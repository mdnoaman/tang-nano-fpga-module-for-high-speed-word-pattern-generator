==> flow/design.v <==
module rx_ser
   #( parameter clk_per_bit = 100)
    (
	 input c_rx,
 	 input rxd,
	 output flag,
	 output [7:0]rx_1
    );
reg r_rx;
reg rx;
reg [11:0]counter = 0;
reg i_flag;
reg [2:0] bit_index;  
reg [7:0] rx_byte;   
reg [2:0] states = 0;   
always @ (posedge c_rx)begin
r_rx <= rxd;
rx <= r_rx;
end
always @(posedge c_rx) begin
   case(states)
	3'd0: begin           
				counter <= 0;
				bit_index <= 0;
				if(rx == 0)	begin
					states <= 3'd1;
				end			
			end
	3'd1: begin
				counter <= counter + 1;
				if(counter == (clk_per_bit>>1) ) begin  
					if(rx == 0) begin   
						counter <= 0;
						states <= 3'd2;
					end
					else begin
						states <= 3'd0;
					end
   			end
			end	
	3'd2: begin               
				counter <= counter +1;
				if(counter == clk_per_bit-1) begin
					counter <= 0;
					rx_byte[bit_index] <= rx;
					if(bit_index < 7) begin
						bit_index <= bit_index + 1;
					end
					else begin
						states <= 3'd3;
					end
			   end
			end
	3'd3: begin    
				if(counter < clk_per_bit-1) begin
						counter <= counter + 1;
				end
				else begin
					counter <= 0;
					states <= 3'd4;
					i_flag <= 1;   
				end
			 end
	 3'd4: begin   
				states <= 3'd0;
				i_flag <= 0;
			 end
	endcase
end
assign rx_1 = rx_byte;
assign flag = i_flag;
endmodule
* Tool chain data of rx_ser
Tool output for the design above, in the order of the flow. Line numbers count from 1 in the design file above. A cell with n/a has no value.
Set-up: design top rx_ser, clock c_rx, cell library sky130hd, corner tt_025C_1v80

* Word-level counts
Counts by Yosys on the flattened word-level netlist (proc, flatten, opt, wreduce; memories kept). Register bits leave out memories and registers merged into their read ports (data or address). Print and check cells are left out. Cells with the same type and inputs are merged into one.
Bit counts: cells after elaboration 55, register bits 29, input port bits 2, output and inout bits 9
Operators by class: reductions and logical operators 9, $add $sub $neg 3, equality and inequality tests 12, bitwise logic cells 3, magnitude comparators 2, mux-type cells 17, shifts and indexed selects 2
Operator list (number):
- parallel mux 12 bit (select 4 bit) | 1
- 2-to-1 mux 12 bit | 4
- 2-to-1 mux 3 bit | 7
- parallel mux 3 bit (select 5 bit) | 1
- adder 12 x 1 -> 12 bit (second input constant) | 1
- == test 12 x 6 -> 1 bit (second input constant) | 1
- < comparator 12 x 7 -> 1 bit (second input constant) | 1
- == test 12 x 7 -> 1 bit (second input constant) | 1
- inequality test 2 bit (second input constant) | 6
- variable shift 1 x 4 -> 8 bit | 1
- variable shift 1 x 4 -> 8 bit (first input constant) | 1
- bitwise AND 8 bit | 1
- OR 8 bit | 1
- inverter 8 bit | 1
- == test 3 x 2 -> 1 bit (second input constant) | 2
- AND reduction 6 bit | 1
- parallel mux 3 bit (select 2 bit) | 1
- nonzero test 5 bit | 1
- AND reduction 2 bit | 2
- nonzero test 2 bit | 2
- negation 3 -> 4 bit | 1
- nonzero test 4 bit | 1
- adder 3 x 1 -> 3 bit (second input constant) | 1
- == test 3 x 1 -> 1 bit (second input constant) | 1
- < comparator 3 bit (second input constant) | 1
- == test 3 bit (second input constant) | 1
- logical NOT 3 bit | 1
- AND reduction 3 bit | 1
Not listed: further kinds 3, cells in them 3.

* Longest topological paths
Longest topological path by Yosys (ltp), each cell counted once; first at word level (registers and memories cut), then after technology mapping (sequential cells cut; the memories' decode and read muxes count).
Depth: depth in word-level cells 5, ABC_AREA 0, mapped depth 7, mapped depth without buffers 6

* After synthesis
The flow's flattened synthesis, as Yosys stat reports it; memories are mapped. The netlist is that of the ABC_AREA named above (0 if unset); the other value can give another one.
Synthesis totals: area of sequential cells 850.8 µm², mapped area 1640.3 µm², flip-flop cells 29, standard cells after synthesis 147
Cells by type:
- sky130_fd_sc_hd__edfxtp_1 | number 27, total area 810.778 µm²
- sky130_fd_sc_hd__xnor2_1 | number 11, total area 96.342 µm²
- sky130_fd_sc_hd__a21oi_2 | number 10, total area 87.584 µm²
- sky130_fd_sc_hd__ha_1 | number 7, total area 87.584 µm²
- sky130_fd_sc_hd__nand2_1 | number 15, total area 56.304 µm²
- sky130_fd_sc_hd__dfxtp_1 | number 2, total area 40.038 µm²
- sky130_fd_sc_hd__inv_1 | number 10, total area 37.536 µm²
- sky130_fd_sc_hd__nor2_1 | number 10, total area 37.536 µm²
- sky130_fd_sc_hd__nand3_1 | number 6, total area 30.029 µm²
- sky130_fd_sc_hd__nand4_1 | number 4, total area 25.024 µm²
- sky130_fd_sc_hd__o21ai_0 | number 5, total area 25.024 µm²
- sky130_fd_sc_hd__mux2_1 | number 2, total area 22.522 µm²
- sky130_fd_sc_hd__nor3_1 | number 4, total area 20.019 µm²
- sky130_fd_sc_hd__nor4_1 | number 3, total area 18.768 µm²
- sky130_fd_sc_hd__a22o_1 | number 2, total area 17.517 µm²
- sky130_fd_sc_hd__xor2_1 | number 2, total area 17.517 µm²
- sky130_fd_sc_hd__a41oi_2 | number 1, total area 16.266 µm²
- sky130_fd_sc_hd__a21oi_1 | number 3, total area 15.014 µm²
Not listed: further types 20, cells in them 23.

* Worst setup path after synthesis
OpenSTA on the mapped netlist: ideal clock, no wires. The path of least setup slack (recovery checks aside). Input and output delay are each 20% of the period. Register names are those of the netlist, which keeps one name where synthesis merged equal registers.
Timing path post-synthesis: path type reg2reg, from reg bit_index[0], to reg rx_byte[0], library setup time 262 ps, clock period 2190 ps, path slack 191 ps, required time 1928 ps, path buffers 1, stages 7, data arrival time 1737 ps, delay of the path 1999 ps, synthesis period reached 1999 ps
"delay of the path" = arrival - input delay + setup time. "stages" counts driving pins, that of a launching flip-flop among them; a cell with two outputs on the path counts twice. "synthesis period reached" = period - worst setup slack (recovery checks aside). The figure is calculated, with input and output delays left at 20% of the set period. Between the ends stands the longest chain of elaborated cells between them, by number of cells; it is not shown to be the way that was timed. Of several equally long chains one is given. Each line given opens the expression or statement behind the cell; cells for indexed reads and writes are added by Yosys, which also makes memories of some case tables.
On the way, post-synthesis: cells stage by stage sky130_fd_sc_hd__edfxtp_1 sky130_fd_sc_hd__clkbuf_1 sky130_fd_sc_hd__inv_1 sky130_fd_sc_hd__ha_1 sky130_fd_sc_hd__xor2_1 sky130_fd_sc_hd__nand4_1 sky130_fd_sc_hd__mux2_1, length of the longest elaborated chain 5
Ends and longest elaborated chain, post-synthesis:
- start, declared | line 13 | reg [2:0] bit_index;
- start, assigned | line 24 | bit_index <= 0;
- start, assigned | line 47 | bit_index <= bit_index + 1;
- negation 3 -> 4 bit | line 45 | rx_byte[bit_index] <= rx;
- variable shift 1 x 4 -> 8 bit | line 45
- inverter 8 bit | line 45
- bitwise AND 8 bit | line 45
- OR 8 bit | line 45
- end, assigned | line 45
- end, declared | line 14 | reg [7:0] rx_byte;

* Path in the finished layout
From the final timing report of entry A: the path of least setup slack in the routed layout; clock arrival at registers is part of the times. The path's times are printed in steps of 10 ps; the period is the one set.
Timing path post-layout: path type reg2reg, from reg bit_index[1], to reg rx_byte[0], required time 2610 ps, path buffers 0, library setup time 250 ps, data arrival time 2040 ps, clock period 2580 ps, stages 6, path slack 560 ps
Between the ends stands the longest chain of elaborated cells between them, by number of cells; it is not shown to be the way that was timed. Of several equally long chains one is given.
On the way, post-layout: cells stage by stage sky130_fd_sc_hd__edfxtp_1 sky130_fd_sc_hd__inv_1 sky130_fd_sc_hd__ha_1 sky130_fd_sc_hd__xor2_1 sky130_fd_sc_hd__nand4_1 sky130_fd_sc_hd__mux2_1, length of the longest elaborated chain 5
Ends and longest elaborated chain, post-layout:
- start, declared | line 13 | reg [2:0] bit_index;
- start, assigned | line 24 | bit_index <= 0;
- start, assigned | line 47 | bit_index <= bit_index + 1;
- negation 3 -> 4 bit | line 45 | rx_byte[bit_index] <= rx;
- variable shift 1 x 4 -> 8 bit | line 45
- inverter 8 bit | line 45
- bitwise AND 8 bit | line 45
- OR 8 bit | line 45
- end, assigned | line 45
- end, declared | line 14 | reg [7:0] rx_byte;

==> runs of rx_ser <==
Record of 2 stored runs of the RTL-to-layout flow on rx_ser, platform sky130hd. The runs are unordered. Constraints: input delay and output delay 20% of the set period each, output load 0.01 pF.
"period achieved" means the clock period less the worst setup slack. The figure is calculated, with input and output delays left at 20% of the set period.
By "critical path time" is meant the share of the clock period that the worst setup path is allowed (20% is reserved at inputs, 20% at outputs), minus its slack. Clock arrival times at its registers enter into it.
"total design power": no workload was simulated; the value follows from the tool's default switching activity.
"critical path time" is known to 10 ps.

[entry A] flow files
==> flow/run.sh <==
#!/bin/bash
# the make line also repeats the synthesis and layout settings of config.mk as NAME=value (left out here)
make -C /OpenROAD-flow-scripts/flow DESIGN_CONFIG=/design/flow/config.mk WORK_HOME=/design/flow/orfs CLKGATE_MAP_FILE= finish
==> flow/config.mk <==
export PLATFORM = sky130hd
export DESIGN_NAME = rx_ser
export DESIGN_NICKNAME = rx_ser
export VERILOG_FILES = /design/flow/design.v
export SDC_FILE = /design/flow/constraint.sdc
export NUM_CORES = 4
export LEC_CHECK = 0
export CAP_MARGIN = 20
export CORE_MARGIN = 2
export CORE_UTILIZATION = 40
export SLEW_MARGIN = 20
==> flow/constraint.sdc <==
create_clock -name core_clock -period 2.58 [get_ports {c_rx}]
set_input_delay 0.5160 -clock core_clock [delete_from_list [all_inputs] [get_ports {c_rx}]]
set_output_delay 0.5160 -clock core_clock [all_outputs]
set_load 0.01 [all_outputs]

[entry A] result: total design power 2.104 mW; period achieved 2016 ps; summed negative setup slack 0 ps; critical path time 2020 ps; critical path type reg2reg; post-route utilization 47.4%; cell area after synthesis 1640.3 µm²; overall die area 4628.8 µm²; standard-cell area after layout 1880.5 µm²; worst hold slack in the final report 326 ps; worst setup slack after layout 564 ps

[entry B] flow files
==> flow/run.sh <==
#!/bin/bash
# the make line also repeats the synthesis and layout settings of config.mk as NAME=value (left out here)
make -C /OpenROAD-flow-scripts/flow DESIGN_CONFIG=/design/flow/config.mk WORK_HOME=/design/flow/orfs CLKGATE_MAP_FILE= finish
==> flow/config.mk <==
export PLATFORM = sky130hd
export DESIGN_NAME = rx_ser
export DESIGN_NICKNAME = rx_ser
export VERILOG_FILES = /design/flow/design.v
export SDC_FILE = /design/flow/constraint.sdc
export NUM_CORES = 4
export LEC_CHECK = 0
export CAP_MARGIN = 10
export CELL_PAD_IN_SITES_GLOBAL_PLACEMENT = 1
export CORE_MARGIN = 2
export CORE_UTILIZATION = 66
export CTS_CLUSTER_DIAMETER = 276
export GPL_ROUTABILITY_DRIVEN = 1
export SLEW_MARGIN = 20
export TNS_END_PERCENT = 100
==> flow/constraint.sdc <==
create_clock -name core_clock -period 3.58 [get_ports {c_rx}]
set_input_delay 0.7160 -clock core_clock [delete_from_list [all_inputs] [get_ports {c_rx}]]
set_output_delay 0.7160 -clock core_clock [all_outputs]
set_load 0.01 [all_outputs]

[entry B] result: total design power 1.442 mW; period achieved 2168 ps; summed negative setup slack 0 ps; critical path time 2170 ps; critical path type reg2reg; post-route utilization 75.2%; cell area after synthesis 1640.3 µm²; overall die area 2900.4 µm²; standard-cell area after layout 1811.7 µm²; worst hold slack in the final report 336 ps; worst setup slack after layout 1412 ps
